==> flow/design.v <==
module lcd_ctrl 
#(
      parameter T_PERIOD_NS = 20  
    , parameter T_AS_NS   = 80     
    , parameter T_PW_NS   = 460    
    , parameter T_CYCE_NS = 1000   
)
(
      input  logic        i_clk
    , input  logic        i_rst_n
    , input  logic        i_vld
    , output logic        o_rdy
    , input  logic [7:0]  i_LCD_DATA
    , input  logic        i_LCD_RW
    , input  logic        i_LCD_RS
    , input  logic        i_LCD_ON
    , output logic [7:0]  o_LCD_DATA
    , output logic        o_LCD_RW  
    , output logic        o_LCD_EN   
    , output logic        o_LCD_RS   
    , output logic        o_LCD_ON   
);
    localparam C_AS_NS   = T_AS_NS   / T_PERIOD_NS;
    localparam C_PW_NS   = T_PW_NS   / T_PERIOD_NS;
    localparam C_CYCE_NS = T_CYCE_NS / T_PERIOD_NS;
    localparam CNT_W = $clog2(C_AS_NS+C_CYCE_NS+1)+1;
    logic [CNT_W-1:0] cnt;
    always_ff @( posedge i_clk ) begin
        if (~i_rst_n) begin
            o_LCD_DATA <= '0; 
            o_LCD_RW   <= '0;  
            o_LCD_EN   <= '0;  
            o_LCD_RS   <= '0;  
            o_LCD_ON   <= '0;   
            o_rdy      <= 1'b1;
            cnt        <= '0;  
        end   
        else begin
            o_LCD_DATA <= i_LCD_DATA; 
            o_LCD_RW   <= i_LCD_RW;  
            o_LCD_EN   <= (~o_LCD_EN && (cnt == CNT_W'(C_AS_NS)))? 1'b1 : (o_LCD_EN && (cnt == CNT_W'(C_AS_NS+C_PW_NS)))? 1'b0 : o_LCD_EN;  
            o_LCD_RS   <= i_LCD_RS;  
            o_LCD_ON   <= i_LCD_ON;   
            o_rdy      <= (i_vld & o_rdy)? 1'b0 : (cnt == CNT_W'(C_AS_NS+C_CYCE_NS))? 1'b1 : o_rdy;
            cnt        <= (~o_rdy)? cnt+1 : '0;  
        end
    end
endmodule
# [Tool chain data of lcd_ctrl]
# The steps from the RTL of lcd_ctrl to its reports follow in flow order.
# Line numbers count from 1 in the design file above.
# Library cell names are shortened.
# The mark n/a stands for no value.
[design] design="lcd_ctrl" clock="i_clk" cell_library="sky130hd" lib_corner="tt_025C_1v80"

# [After elaboration]
# Counts by Yosys on the flattened word-level netlist (proc, flatten, opt, wreduce; memories kept). Register bits leave out memories and registers merged into their read ports (data or address). Print and check cells are left out. Cells with the same type and inputs are merged into one.
[classes] addsub=1 eq_ne=3 mux=4 logic=3 n_reduce_logical=5
[ops] operator="adder 7 x 1 -> 7 bit (second input constant)" n=1
[ops] operator="equality test 7 x 3 -> 1 bit (second input constant)" n=1
[ops] operator="equality test 7 x 5 -> 1 bit (second input constant)" n=1
[ops] operator="equality test 7 x 6 -> 1 bit (second input constant)" n=1
[ops] operator="nonzero test 2 bit" n=2
[ops] operator="2-to-1 mux 1 bit" n=4
[ops] operator="logical AND 1 bit" n=2
[ops] operator="inverter 1 bit" n=2
[ops] operator="OR reduction 2 bit" n=1
[ops] operator="AND 1 bit" n=1
[word_totals] ff_bits=20 out_inout_bits=13

# [Logic depth]
# Depth = most cells in a row (Yosys ltp): at word level without a register or memory, in the mapped netlist without a sequential cell, where the memories' decode and read muxes count.
[logic_depth] word_depth=4 abc_area=0 ltp_mapped=5

# [After synthesis]
# Source: synth_stat.txt of the flow (Yosys; design flattened, memories mapped). It holds for the ABC_AREA given above (unset counts as 0); a run with the other value may have another netlist.
[types] type="dfxtp_1" n=20 type_area_um2=400.384
[types] type="and2_1" n=12 type_area_um2=75.072
[types] type="ha_1" n=4 type_area_um2=50.048
[types] type="a21oi_1" n=4 type_area_um2=20.019
[types] type="nand2b_1" n=3 type_area_um2=18.768
[types] type="nor2_1" n=5 type_area_um2=18.768
[types] type="xor2_1" n=2 type_area_um2=17.517
[types] type="and4bb_2" n=1 type_area_um2=12.512
[types] type="or3_1" n=2 type_area_um2=12.512
[types] type="nand4bb_1" n=1 type_area_um2=11.261
[types] type="nand3_1" n=2 type_area_um2=10.01
[types] type="o21ai_0" n=2 type_area_um2=10.01
[types] type="o311ai_0" n=1 type_area_um2=8.758
[types] type="o41ai_1" n=1 type_area_um2=8.758
[types] type="inv_1" n=2 type_area_um2=7.507
[types] type="nand2_1" n=2 type_area_um2=7.507
[types] type="or2b_1" n=1 type_area_um2=7.507
[types] type="nor2b_1" n=1 type_area_um2=6.256
[types] type="clkbuf_1" n=1 type_area_um2=3.754
[synth_totals] cells=67 area_um2=706.9 sequential_area_um2=400.4 flip_flops=20 n_buf=1

# [Path before layout]
# Source: OpenSTA report_checks on the synthesized netlist (no wires, ideal clock, input and output delay 20% of the period each), path of least setup slack; recovery checks are left aside. Register names are those of the netlist, which keeps one name where synthesis merged equal registers.
[synth_path] kind="reg2reg" from="register cnt[0]" to="register o_LCD_EN" period_ns=1.43 setup_time_ns=0.125 t_first_pin_ns=0.000 t_arrival_ns=0.981 required_time_ns=1.305 slack_ns=0.324 path_delay_ns=1.106 path_stages=6 path_buffers=0 period_less_setup_slack_ns=1.106
# "path_delay_ns" is the arrival time less input delay plus setup time.
# "path_stages" counts driving pins, that of a launching flip-flop among them; a cell with two outputs on the path counts twice.
# "period_less_setup_slack_ns" = period - worst setup slack (recovery checks aside). The figure is calculated, with input and output delays left at 20% of the set period.
# The rows between start and end are the longest chain of elaborated cells between them; the timing report does not say that the signal goes this way. Where chains are equally long, one stands for them.
# Each line given opens the expression or statement behind the cell; cells for indexed reads and writes are added by Yosys, which also makes memories of some case tables.
[synth_between] path_cell_list="dfxtp_1 inv_1 ha_1 and4bb_2 a21oi_1 nor2_1" elab_chain_len=4
[synth_lines] item="from (decl)" line=27 text="logic [CNT_W-1:0] cnt;"
[synth_lines] item="from (assign)" line=36 text="cnt        <= '0;"
[synth_lines] item="from (assign)" line=45 text="cnt        <= (~o_rdy)? cnt+1 : '0;"
[synth_lines] item="equality test 7 x 5 -> 1 bit" line=41 text="o_LCD_EN   <= (~o_LCD_EN && (cnt == CNT_W'(C_AS_NS)))? 1'b1 : (o_LCD_EN && (cnt == CNT_W'(C_AS_NS+C_PW_NS)))? ..."
[synth_lines] item="logical AND 1 bit" line=41
[synth_lines] item="2-to-1 mux 1 bit (2 in a row)" line=41
[synth_lines] item="to (assign)" line=32 text="o_LCD_EN   <= '0;"
[synth_lines] item="to (assign)" line=41
[synth_lines] item="to (decl)" line=19 text=", output logic        o_LCD_EN"

# [Worst path after layout]
# Path of least setup slack in the final report of stored run 2 (OpenROAD, finished layout, wires in). Where an end is a register, its clock arrival counts in the times.
[layout_path] kind="reg2out" from="register o_rdy" to="output o_rdy" period_ns=1.75 t_first_pin_ns=0.29 t_arrival_ns=1.25 required_time_ns=1.40 slack_ns=0.15 path_stages=2 path_buffers=1
[layout_between] path_cell_list="dfxtp_1 clkdlybuf4s50_1" elab_chain_len=0
[layout_lines] item="from (decl)" line=12 text=", output logic        o_rdy"
[layout_lines] item="from (assign)" line=35 text="o_rdy      <= 1'b1;"
[layout_lines] item="from (assign)" line=44 text="o_rdy      <= (i_vld & o_rdy)? 1'b0 : (cnt == CNT_W'(C_AS_NS+C_CYCE_NS))? 1'b1 : o_rdy;"
[layout_lines] item="to (decl)" line=12

# Below are 2 stored runs of the flow (Yosys, OpenROAD; platform sky130hd) on lcd_ctrl, each with its settings and what was measured, unordered. Constraints: input delay and output delay 20% of the set period each, output load 0.01 pF.
# "achievedPeriod_ns": clock period set for the run, less the worst setup slack. It is reckoned from that one timing run; input and output delays stay at 20% of the period that was set.
# "worst_path_allowed_less_slack_ns" means the part of the period allowed to the worst setup path (the constraints hold back 20% at inputs and 20% at outputs) less its slack; where the path has registers, the arrival times of their clocks count too.
# "power.total_uw": no workload was simulated; the value follows from the tool's default switching activity.
run="stored run 1" settings period_ns=1.76 CORE_UTILIZATION=61 SETUP_SLACK_MARGIN=0.28 CORE_ASPECT_RATIO=0.77 CORE_MARGIN=7 CELL_PAD_IN_SITES_GLOBAL_PLACEMENT=1 CELL_PAD_IN_SITES_DETAIL_PLACEMENT=0 TNS_END_PERCENT=65 CAP_MARGIN=20 SLEW_MARGIN=20
run="stored run 1" outcome="did not finish, floorplanning stopped with PDN-0185"
run="stored run 2" settings period_ns=1.75 CAP_MARGIN=20 CORE_MARGIN=2 CORE_UTILIZATION=40 SLEW_MARGIN=20
run="stored run 2" results layout_stdcell_area_um2=1028.5 fin_util_frac=0.609 final_die_area_um2=2119.7 synth_chip_area_um2=706.9 achievedPeriod_ns=1.600 final_setup_tns_ns=0.000 hold_ws_ns=0.500 timing.setup.ws_ns=0.150 power.total_uw=823.5 worst_path_allowed_less_slack_ns=1.25 worstPathKind="reg2out"
