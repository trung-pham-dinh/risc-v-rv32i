==> flow/design.v <==
module btn_debounce 
#(
      parameter STABLE_TIME_MS = 5  
    , parameter CLK_PERIOD_NS = 20  
)
(
      input  logic i_clk
    , input  logic i_rst_n
    , input  logic i_btn
    , output logic o_btn
);
    localparam STABLE_CYCLE = (10**6 * STABLE_TIME_MS) / CLK_PERIOD_NS;
    localparam CNT_WIDTH    = $clog2(STABLE_CYCLE+1);  
    typedef enum logic { 
        STABLE_0 = 1'b0,  
        STABLE_1 = 1'b1
    } BtnState_e;
    BtnState_e            btn_state;
    BtnState_e            btn_state_next;
    logic                 btn_state_vld;
    logic                 cnt_rst;
    logic [CNT_WIDTH-1:0] cnt_val;
    assign cnt_rst    = btn_state != btn_state_next;
    assign btn_state_vld = cnt_val == CNT_WIDTH'(STABLE_CYCLE);
    always_ff @( posedge i_clk ) begin: btn_state_ff
        if(~i_rst_n) begin  
            btn_state <= BtnState_e'(i_btn);
        end
        else begin 
            btn_state <= btn_state_next;
        end
    end
    always_comb begin
        case (btn_state)
            STABLE_0: begin
               if(i_btn) begin
                btn_state_next = STABLE_1;
               end 
               else begin
                btn_state_next = btn_state;
               end
            end 
            STABLE_1: begin
               if(~i_btn) begin
                btn_state_next = STABLE_0;
               end 
               else begin
                btn_state_next = btn_state;
               end
            end 
            default: begin
                btn_state_next = STABLE_0;
            end 
        endcase 
    end
    always_ff @( posedge i_clk ) begin: cnt_ff
        if(~i_rst_n | cnt_rst | btn_state_vld) begin  
            cnt_val <= '0;
        end
        else begin 
            cnt_val <= CNT_WIDTH'(cnt_val + 1);
        end
    end
    always_ff @( posedge i_clk ) begin: o_btn_ff
        if(~i_rst_n) begin  
            o_btn <= i_btn;
        end
        else begin 
            o_btn <= (btn_state_vld)? 1'(btn_state) : o_btn;
        end
    end
endmodule
### Tool chain data of btn_debounce

The steps from the RTL of btn_debounce to its reports follow in flow order.
Lines are those of the file above, counted from 1.
Operators carry their Yosys type and port widths (W data, S select, Z words).
Library cell names are shortened.
The mark n/a stands for no value.

| set-up | value |
|---|---|
| top | btn_debounce |
| clock input | i_clk |
| library | sky130hd |
| timing corner | tt_025C_1v80 |

### Elaborated design

Source: Yosys, flattened and elaborated, memories not mapped. Widths are those after wreduce. Registers that Yosys merges into a memory's read port (data or address) are not register bits. Print and check cells do not count. Equal cells are merged and count once.

| bit counts | value |
|---|---|
| flip-flop bits (word level) | 20 |
| bits of input ports | 3 |
| output and inout bits | 1 |
| elaborated cells | 14 |

| operators by class | value |
|---|---|
| add/subtract/negate cells | 1 |
| equality and inequality tests | 3 |
| mux-type cells | 4 |
| bitwise logic cells | 3 |

Operator list:

| cell | count |
|---|---|
| $add A18 B1 Y18 const B | 1 |
| $eq A18 B18 Y1 const B | 1 |
| $mux W1 | 4 |
| $or A1 B1 Y1 | 2 |
| $ne A2 B1 Y1 const B | 1 |
| $ne A1 B1 Y1 | 1 |
| $not A1 Y1 | 1 |

### Longest topological paths

Depth = most cells in a row (Yosys ltp): at word level without a register or memory, in the mapped netlist without a sequential cell, where the memories' decode and read muxes count.

| logic depth | value |
|---|---|
| word-level depth | 4 |
| ABC_AREA | 0 |
| gate-level depth with buffers | 6 |
| gate-level depth less buffers | 5 |

### Synthesis result

Source: synth_stat.txt of the flow (Yosys; design flattened, memories mapped). It holds for the ABC_AREA given above (unset counts as 0); a run with the other value may have another netlist.

Cells by type:

| cell type | count | total area (µm²) |
|---|---|---|
| dfxtp_1 | 19 | 380.365 |
| xnor2_1 | 11 | 96.342 |
| nor2_1 | 17 | 63.811 |
| or3_1 | 5 | 31.28 |
| edfxtp_1 | 1 | 30.029 |
| o21ai_0 | 6 | 30.029 |
| a21oi_1 | 5 | 25.024 |
| ha_1 | 2 | 25.024 |
| inv_1 | 6 | 22.522 |
| nand2_1 | 6 | 22.522 |
| or4_4 | 2 | 22.522 |
| nand3_1 | 4 | 20.019 |
| nand4_1 | 3 | 18.768 |
| nor4b_1 | 2 | 17.517 |
| nor4_1 | 2 | 12.512 |
| o211ai_2 | 1 | 12.512 |
| mux2_2 | 1 | 11.261 |
| nand3_2 | 1 | 10.01 |

Not listed: further types 5, cells in them 6.

| synthesis totals | value |
|---|---|
| standard cells after synthesis | 100 |
| mapped area | 0.0008909 mm² |
| sequential area | 0.0004104 mm² |
| flip-flop cells | 20 |
| buffers | 1 |

### Path before layout

Path of least setup slack by OpenSTA after synthesis, without wires, with an ideal clock, recovery checks aside; 20% of the period is set as input and as output delay. Where synthesis merged equal registers, the netlist keeps one of their names.

| timing path post-synthesis | value |
|---|---|
| path kind | register -> register |
| start point | register cnt_val[0] |
| end point | register cnt_val[14] |
| clock period | 2320 ps |
| setup time | 71 ps |
| launch time at the first pin | 0 ps |
| data arrival time | 1663 ps |
| data required time | 2249 ps |
| slack | 586 ps |
| delay of the path | 1734 ps |
| driving pins on the path | 6 |
| path buffers | 0 |
| synthesis period reached | 1734 ps |

"delay of the path" = arrival - input delay + setup time.
"driving pins on the path" counts driving pins, that of a launching flip-flop among them; a cell with two outputs on the path counts twice.
"synthesis period reached" is the clock period less the worst setup slack; recovery checks do not enter. This is arithmetic on one report: input and output delays are still those of the set period (20% each).
Between the ends stands the longest chain of elaborated cells between them, by number of cells; it is not shown to be the way that was timed. Of several equally long chains one is given.
Each line given opens the expression or statement behind the cell; cells for indexed reads and writes are added by Yosys, which also makes memories of some case tables.

| on the way, post-synthesis | value |
|---|---|
| cells stage by stage | dfxtp_1 > ha_1 > nand3_1 > or4_4 > or3_1 > a21oi_1 |
| length of the longest elaborated chain | 2 |
| elaborated cells on any way between the ends | 3 |
| RTL lines with such cells | 3 |
| those cells by class | add/sub (1); eq/ne (1); logic (1) |

Ends and longest elaborated chain, post-synthesis:

| element | RTL line | text |
|---|---|---|
| start: declaration | 22 | `logic [CNT_WIDTH-1:0] cnt_val;` |
| start: assignment | 58 | `cnt_val <= '0;` |
| start: assignment | 61 | `cnt_val <= CNT_WIDTH'(cnt_val + 1);` |
| $eq A18 B18 Y1 | 24 | `assign btn_state_vld = cnt_val == CNT_WIDTH'(STABLE_CYCLE);` |
| $or A1 B1 Y1 | 57 | `if(~i_rst_n \| cnt_rst \| btn_state_vld) begin` |
| end: assignment | 58 |  |
| end: assignment | 61 |  |
| end: declaration | 22 |  |

### Timing after layout

Path of least setup slack in the final report of flow run A (OpenROAD, finished layout, wires in). Where an end is a register, its clock arrival counts in the times.
The path's times are printed in steps of 10 ps; the period is the one set.

| timing path post-layout | value |
|---|---|
| path kind | register -> register |
| start point | register cnt_val[0] |
| end point | register cnt_val[16] |
| clock period | 2860 ps |
| setup time | 70 ps |
| launch time at the first pin | 310 ps |
| data arrival time | 2220 ps |
| data required time | 3100 ps |
| slack | 880 ps |
| driving pins on the path | 6 |
| path buffers | 0 |

Between the ends stands the longest chain of elaborated cells between them, by number of cells; it is not shown to be the way that was timed. Of several equally long chains one is given.

| on the way, post-layout | value |
|---|---|
| cells stage by stage | dfxtp_1 > ha_1 > nand3_1 > or4_4 > or3_1 > a21oi_1 |
| length of the longest elaborated chain | 2 |
| elaborated cells on any way between the ends | 3 |
| RTL lines with such cells | 3 |
| those cells by class | add/sub (1); eq/ne (1); logic (1) |

Ends and longest elaborated chain, post-layout:

| element | RTL line | text |
|---|---|---|
| start: declaration | 22 | `logic [CNT_WIDTH-1:0] cnt_val;` |
| start: assignment | 58 | `cnt_val <= '0;` |
| start: assignment | 61 | `cnt_val <= CNT_WIDTH'(cnt_val + 1);` |
| $eq A18 B18 Y1 | 24 | `assign btn_state_vld = cnt_val == CNT_WIDTH'(STABLE_CYCLE);` |
| $or A1 B1 Y1 | 57 | `if(~i_rst_n \| cnt_rst \| btn_state_vld) begin` |
| end: assignment | 58 |  |
| end: assignment | 61 |  |
| end: declaration | 22 |  |

Add stored flow runs of btn_debounce

Measured results for btn_debounce: 2 stored runs of the Yosys and OpenROAD flow on sky130hd. The settings differ; the order carries no meaning. The constraints put input and output delay at 20% of the set period each and load the outputs with 0.01 pF.
"period reached" means the clock period less the worst setup slack. The figure is calculated, with input and output delays left at 20% of the set period.
"worst path time": the worst setup path's part of the clock period (all of it between registers, 20% less for each end at a port) less its slack. A launch clock that arrives late makes it longer, a capture clock that arrives late makes it shorter.
"power consumption": no workload was simulated; the value follows from the tool's default switching activity.
"worst path time" is known to 10 ps.
Settings: - = not set for that run.

| run | period_ns | CORE_UTILIZATION | SETUP_SLACK_MARGIN | TNS_END_PERCENT | GPL_TIMING_DRIVEN | CAP_MARGIN | CORE_MARGIN | SLEW_MARGIN | die footprint (mm²) | sum of negative setup slack (ps) | power consumption (W) | standard-cell area after routing (mm²) | worst path time (ps) | worst setup path type | worst hold slack in the final report (ps) | utilization after routing (%) | worst setup slack after layout (ps) | mapped cell area after synthesis (mm²) | period reached (ps) |
|---|---|---|---|---|---|---|---|---|---|---|---|---|---|---|---|---|---|---|---|
| flow run A | 2.86 | 70 | 0.1 | 45 | 1 | 35 | 2 | 20 | 0.0015741 | 0 | 0.0005397 | 0.0009872 | 1980 | register -> register | 488 | 86.5 | 879 | 0.0008909 | 1981 |
| flow run B | 1.47 | 40 | - | - | - | 20 | 2 | 20 | 0.0026204 | -346 | 0.001065 | 0.00132 | 1550 | register -> register | 507 | 61.4 | -78 | 0.0008909 | 1548 |
