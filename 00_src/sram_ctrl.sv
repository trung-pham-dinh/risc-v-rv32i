==> flow/design.v <==
module sram_ctrl (
  input  logic [17:0]   i_ADDR   ,
  input  logic [31:0]   i_WDATA  ,
  input  logic [ 3:0]   i_BMASK  ,
  input  logic          i_WREN   ,
  input  logic          i_RDEN   ,
  output logic [31:0]   o_RDATA  ,
  output logic          o_ACK    ,
  output logic [17:0]   SRAM_ADDR,
  inout  wire  [15:0]   SRAM_DQ  ,
  output logic          SRAM_CE_N,
  output logic          SRAM_WE_N,
  output logic          SRAM_OE_N,
  output logic          SRAM_LB_N,
  output logic          SRAM_UB_N,
  input logic i_clk,
  input logic i_reset
);
  typedef enum logic [2:0] {
      StIdle
    , StWrite
    , StWriteAck
    , StRead0
    , StRead1
    , StReadAck
  } sram_state_e;
  sram_state_e sram_state_d;
  sram_state_e sram_state_q;
  logic [17:0] addr_d;
  logic [17:0] addr_q;
  logic [31:0] wdata_d;
  logic [31:0] wdata_q;
  logic [31:0] rdata_d;
  logic [31:0] rdata_q;
  logic [ 3:0] bmask_d;
  logic [ 3:0] bmask_q;
  logic [15:0] DIN;
  logic [15:0] DOUT;
  always_comb begin : proc_detect_state
    case (sram_state_q)
      StIdle, StWriteAck, StReadAck: begin
        if (i_WREN ~^ i_RDEN) begin
          sram_state_d = StIdle;
          addr_d       = addr_q;
          wdata_d      = wdata_q;
          rdata_d      = rdata_q;
          bmask_d      = bmask_q;
        end
        else begin
          sram_state_d = i_WREN ? StWrite : StRead0;
          addr_d       = i_ADDR & 18'h3FFFE;
          wdata_d      = i_WREN ? i_WDATA : wdata_q;
          rdata_d      = rdata_q;
          bmask_d      = i_BMASK;
        end
      end
      StWrite: begin
        sram_state_d = StWriteAck;
        addr_d       = addr_q | 18'h1;
        wdata_d      = wdata_q >> 16;
        rdata_d      = rdata_q;
        bmask_d      = bmask_q;
      end
      StRead0: begin
        sram_state_d = StRead1;
        addr_d       = addr_q | 18'h1;
        wdata_d      = wdata_q;
        rdata_d      = {rdata_q[31:16], DIN};
        bmask_d      = bmask_q;
      end
      StRead1: begin
        sram_state_d = StReadAck;
        addr_d       = addr_q;
        wdata_d      = wdata_q;
        rdata_d      = {DIN, rdata_q[15:0]};
        bmask_d      = bmask_q;
      end
      default: begin
        sram_state_d = StIdle;
        addr_d       = '0;
        wdata_d      = '0;
        rdata_d      = '0;
        bmask_d      = '0;
      end
    endcase
  end
  always_ff @(posedge i_clk) begin
    if (!i_reset) begin
      sram_state_q <= StIdle;
    end
    else begin
      sram_state_q <= sram_state_d;
    end
  end
  always_ff @(posedge i_clk) begin
    if (!i_reset) begin
      addr_q  <= '0;
      wdata_q <= '0;
      rdata_q <= '0;
      bmask_q <= 4'b0000;
    end
    else begin
      addr_q  <= addr_d;
      wdata_q <= wdata_d;
      rdata_q <= rdata_d;
      bmask_q <= bmask_d;
    end
  end
  always_comb begin : proc_output_to_sram
    SRAM_ADDR = addr_q;
    case (sram_state_q)
      StWrite: begin
        DOUT      = wdata_q[15:0];
        SRAM_WE_N = 1'b0;
        SRAM_OE_N = 1'b1;
        SRAM_CE_N = 1'b0;
        {SRAM_UB_N, SRAM_LB_N} = ~bmask_q[1:0];
      end
      StWriteAck: begin
        DOUT      = wdata_q[15:0];
        SRAM_WE_N = 1'b0;
        SRAM_OE_N = 1'b1;
        SRAM_CE_N = 1'b0;
        {SRAM_UB_N, SRAM_LB_N} = ~bmask_q[3:2];
      end
      StRead0: begin
        DOUT      = 'z;
        SRAM_WE_N = 1'b1;
        SRAM_OE_N = 1'b0;
        SRAM_CE_N = 1'b0;
        {SRAM_UB_N, SRAM_LB_N} = ~bmask_q[1:0];
      end
      StRead1: begin
        DOUT      = 'z;
        SRAM_WE_N = 1'b1;
        SRAM_OE_N = 1'b0;
        SRAM_CE_N = 1'b0;
        {SRAM_UB_N, SRAM_LB_N} = ~bmask_q[3:2];
      end
      StReadAck: begin
        DOUT      = 'z;
        SRAM_WE_N = 1'b1;
        SRAM_OE_N = 1'b1;
        SRAM_CE_N = 1'b1;
        {SRAM_UB_N, SRAM_LB_N} = 2'b11;
      end
      default: begin
        DOUT      = 'z;
        SRAM_WE_N = 1'b1;
        SRAM_OE_N = 1'b1;
        SRAM_CE_N = 1'b1;
        {SRAM_UB_N, SRAM_LB_N} = 2'b11;
      end
    endcase
  end
  assign  SRAM_DQ = DOUT;
  assign  DIN = SRAM_DQ;
  always_comb begin : proc_output_to_lsu
    o_RDATA = rdata_q;
    o_ACK  = (sram_state_q == StWriteAck) || (sram_state_q == StReadAck);
  end
endmodule
=== From RTL to reports: sram_ctrl ===
Tool output for the design above, in the order of the flow.
Lines are those of the file above, counted from 1.
Operators carry their Yosys type and port widths (W data, S select, Z words).
The mark -- stands for no value.

* Top module: sram_ctrl
* Clock: i_clk
* Library: sky130hd
* Corner: tt_025C_1v80

=== Word level ===
Counts by Yosys on the flattened word-level netlist (proc, flatten, opt, wreduce; memories kept). Register bits leave out memories and registers merged into their read ports (data or address). Print and check cells are left out. Cells with the same type and inputs are merged into one.

* Flip-flop bits (word level): 89
* Bits in latches: 0
* Memory bits (writable): 0
* ROM bits: 0
* Word width x clocked read ports: 0
* Memory cells: 0
* Bits of input ports: 58
* Output and inout bits: 72
* Cells after elaboration: 55

* $add $sub $neg: 0
* Multipliers: 0
* Div/mod/pow operators: 0
* $lt $le $gt $ge: 0
* Equal/unequal tests: 7
* Shifts and indexed selects: 0
* Muxes and demuxes: 16
* Bitwise operators: 9
* Reduce/logical cells: 16

{| class="wikitable"
|+ Operator list
! cell !! number
|-
| $pmux W32 S3 || 2
|-
| $mux W32 || 2
|-
| $pmux W18 S3 || 1
|-
| $mux W18 || 1
|-
| $mux W16 || 1
|-
| $pmux W3 S4 || 1
|-
| $reduce_and A2 Y1 || 4
|-
| $reduce_or A2 Y1 || 4
|-
| $reduce_or A4 Y1 || 2
|-
| $pmux W4 S2 || 1
|-
| $not A1 Y1 || 6
|-
| $eq A3 B2 Y1 const B || 2
|-
| $eq A3 B3 Y1 const B || 2
|-
| $reduce_and A3 Y1 || 2
|-
| $reduce_or A3 Y1 || 2
|-
| $ne A2 B2 Y1 const B || 2
|-
| $not A2 Y2 || 2
|-
| $pmux W2 S2 || 1
|-
| $mux W4 || 1
|-
| $mux W2 || 2
|-
| $eq A3 B1 Y1 const B || 1
|-
| $logic_not A3 Y1 || 1
|-
| $mux W1 || 3
|-
| $xnor A1 B1 Y1 || 1
|-
| $logic_or A1 B1 Y1 || 1
|}

=== Logic depth ===
Depth = most cells in a row (Yosys ltp): at word level without a register or memory, in the mapped netlist without a sequential cell, where the memories' decode and read muxes count.

* Depth after elaboration: 4
* ABC_AREA: 0
* Depth in mapped cells: 7
* Depth with buffers taken out: 4

=== After synthesis ===
Yosys stat after the flow's synthesis: flattened, memories mapped to cells. It holds for the ABC_AREA given above (unset counts as 0); a run with the other value may have another netlist.
Totals and module areas in this step are rounded.

* Standard cells after synthesis: 443
* Chip area (Yosys): 0.00392 mm^2
* Sequential part of the area: 0.00184 mm^2
* Mapped flip-flops: 92
* Buffer cells: 47

{| class="wikitable"
|+ Cell types
! cell type !! number !! area in all (um^2)
|-
| sky130_fd_sc_hd__dfxtp_1 || 92 || 1.84E+03
|-
| sky130_fd_sc_hd__mux2i_1 || 37 || 370.355
|-
| sky130_fd_sc_hd__nand2_1 || 94 || 352.838
|-
| sky130_fd_sc_hd__a21boi_0 || 29 || 217.709
|-
| sky130_fd_sc_hd__nand4_1 || 32 || 200.192
|-
| sky130_fd_sc_hd__o21ai_0 || 33 || 165.158
|-
| sky130_fd_sc_hd__o221ai_1 || 17 || 148.893
|-
| sky130_fd_sc_hd__clkbuf_1 || 34 || 127.622
|-
| sky130_fd_sc_hd__a22oi_1 || 16 || 120.115
|-
| sky130_fd_sc_hd__nand3_1 || 17 || 85.082
|-
| sky130_fd_sc_hd__buf_12 || 2 || 40.038
|-
| sky130_fd_sc_hd__buf_2 || 6 || 30.029
|-
| sky130_fd_sc_hd__a21boi_1 || 3 || 22.522
|-
| sky130_fd_sc_hd__buf_6 || 2 || 22.522
|-
| sky130_fd_sc_hd__nor2_1 || 6 || 22.522
|-
| sky130_fd_sc_hd__and2_1 || 3 || 18.768
|-
| sky130_fd_sc_hd__nand2b_1 || 2 || 12.512
|-
| sky130_fd_sc_hd__or2_1 || 2 || 12.512
|}

Other cell types: 13; their cells: 16.

=== Path before layout ===
Source: OpenSTA report_checks on the synthesized netlist (no wires, ideal clock, input and output delay 20% of the period each), path of least setup slack; recovery checks are left aside. Register names are those of the netlist, which keeps one name where synthesis merged equal registers.

* Path type: register to output
* Start point: register sram_state_q
* End point: output SRAM_UB_N
* Clock period: 3200 ps
* External output delay: 640 ps
* Time at the first pin: 0 ps
* Arrival: 1324 ps
* Required time: 2560 ps
* Setup slack: 1236 ps
* Path delay: 1324 ps
* Driving pins on the path: 6
* Path buffers: 2
* Synthesis period reached: 1964 ps

"path delay" is the arrival time less input delay plus setup time.
A path that ends at an output port has no setup time.
"driving pins on the path" counts driving pins, that of a launching flip-flop among them; a cell with two outputs on the path counts twice.
"synthesis period reached" is the clock period less the worst setup slack; recovery checks do not enter. This is arithmetic on one report: input and output delays are still those of the set period (20% each).
An end named without its bit number is one bit of that signal or, where synthesis recoded a state register, one of its new flip-flops.
Between the ends stands the longest chain of elaborated cells between them, by number of cells; it is not shown to be the way that was timed. Of several equally long chains one is given.
Each line given opens the expression or statement behind the cell; cells for indexed reads and writes are added by Yosys, which also makes memories of some case tables.

* Cells stage by stage: sky130_fd_sc_hd__dfxtp_1 > sky130_fd_sc_hd__buf_2 > sky130_fd_sc_hd__nor2_1 > sky130_fd_sc_hd__clkbuf_1 > sky130_fd_sc_hd__nand2_1 > sky130_fd_sc_hd__o221ai_1
* Cells in the longest elaborated chain: 3
* Elaborated cells on any way between the ends: 7
* Those cells by class: eq/ne (4); mux (1); reduce/logical (2)

{| class="wikitable"
|+ RTL lines, path post-synthesis
! element !! line !! text
|-
| start: declaration || 28 || <nowiki>sram_state_e sram_state_q;</nowiki>
|-
| start: assignment || 89 || <nowiki>sram_state_q <= StIdle;</nowiki>
|-
| start: assignment || 92 || <nowiki>sram_state_q <= sram_state_d;</nowiki>
|-
| $eq A3 B2 Y1 || 111 || <nowiki>case (sram_state_q)</nowiki>
|-
| $reduce_or A2 Y1 || -- ||
|-
| $pmux W2 S2 || 111 ||
|-
| end: declaration || 15 || <nowiki>output logic          SRAM_UB_N,</nowiki>
|}

=== Path in the finished layout ===
Path of least setup slack in the final report of job 1 (OpenROAD, finished layout, wires in). Where an end is a register, its clock arrival counts in the times.
The path's times are printed in steps of 10 ps; the period is the one set.

* Path type: register to output
* Start point: register sram_state_q
* End point: output SRAM_LB_N
* Clock period: 1920 ps
* External output delay: 380 ps
* Time at the first pin: 350 ps
* Arrival: 1300 ps
* Required time: 1540 ps
* Setup slack: 230 ps
* Driving pins on the path: 6
* Path buffers: 1

An end named without its bit number is one bit of that signal or, where synthesis recoded a state register, one of its new flip-flops.
Between the ends stands the longest chain of elaborated cells between them, by number of cells; it is not shown to be the way that was timed. Of several equally long chains one is given.

* Cells stage by stage: sky130_fd_sc_hd__dfxtp_4 > sky130_fd_sc_hd__or2_4 > sky130_fd_sc_hd__inv_2 > sky130_fd_sc_hd__a2bb2oi_2 > sky130_fd_sc_hd__o21ai_1 > sky130_fd_sc_hd__buf_2
* Cells in the longest elaborated chain: 3
* Elaborated cells on any way between the ends: 7
* Those cells by class: eq/ne (4); mux (1); reduce/logical (2)

{| class="wikitable"
|+ RTL lines, path post-layout
! element !! line !! text
|-
| start: declaration || 28 || <nowiki>sram_state_e sram_state_q;</nowiki>
|-
| start: assignment || 89 || <nowiki>sram_state_q <= StIdle;</nowiki>
|-
| start: assignment || 92 || <nowiki>sram_state_q <= sram_state_d;</nowiki>
|-
| $eq A3 B2 Y1 || 111 || <nowiki>case (sram_state_q)</nowiki>
|-
| $reduce_or A2 Y1 || -- ||
|-
| $pmux W2 S2 || 111 ||
|-
| end: declaration || 14 || <nowiki>output logic          SRAM_LB_N,</nowiki>
|}

# Flow runs of sram_ctrl

Module sram_ctrl, platform sky130hd: 2 stored runs of the flow (Yosys, OpenROAD) with differing settings, in no particular order. Input and output delays are each 20% of the period that was set; the output load is 0.01 pF.
"clock period achieved" = clock period - worst setup slack. The figure is calculated, with input and output delays left at 20% of the set period.
"worst path time": the worst setup path's part of the clock period (all of it between registers, 20% less for each end at a port) less its slack. A launch clock that arrives late makes it longer, a capture clock that arrives late makes it shorter.
By "total power of the final layout" is meant OpenSTA's value without simulated activity: inputs other than the clock are taken to toggle once in ten clock periods, and the tool carries that through the logic.
"worst path time" is given in steps of 10 ps.
Results are given in rounded form.

=== Job 1 ===
{| class="wikitable"
! Setting !! Value
|-
| period_ns || 1.92
|-
| CORE_UTILIZATION || 49
|-
| SETUP_SLACK_MARGIN || 0.3
|-
| PLACE_DENSITY || 0.66
|-
| CORE_MARGIN || 4
|-
| CELL_PAD_IN_SITES_GLOBAL_PLACEMENT || 1
|-
| CELL_PAD_IN_SITES_DETAIL_PLACEMENT || 0
|-
| CTS_CLUSTER_SIZE || 26
|-
| SLEW_MARGIN || 25
|-
| MAX_ROUTING_LAYER || met4
|-
| CAP_MARGIN || 20
|-
! Result !! Value
|-
| Worst path time || 1300 ps
|-
| Kind of the worst setup path || register to output
|-
| Setup slack of the worst path || 233 ps
|-
| Setup total negative slack || 0 ps
|-
| Worst hold slack after layout || 161 ps
|-
| Final design utilization || 69.2 %
|-
| Overall die area || 0.00949 mm^2
|-
| Total power of the final layout || 4130 µW
|-
| Clock period achieved || 1687 ps
|-
| Chip area in the Yosys report || 0.00392 mm^2
|-
| Area of the standard cells in the finished layout || 0.00538 mm^2
|}

=== Job 2 ===
{| class="wikitable"
! Setting !! Value
|-
| period_ns || 1.17
|-
| CORE_UTILIZATION || 45
|-
| PLACE_DENSITY_LB_ADDON || 0.13
|-
| CORE_ASPECT_RATIO || 0.7
|-
| CELL_PAD_IN_SITES_GLOBAL_PLACEMENT || 2
|-
| GPL_ROUTABILITY_DRIVEN || 0
|-
| CAP_MARGIN || 40
|-
| SLEW_MARGIN || 15
|-
| MIN_ROUTING_LAYER || met2
|-
| CORE_MARGIN || 2
|}
Stopped before the end: placement reported FLW-0024.
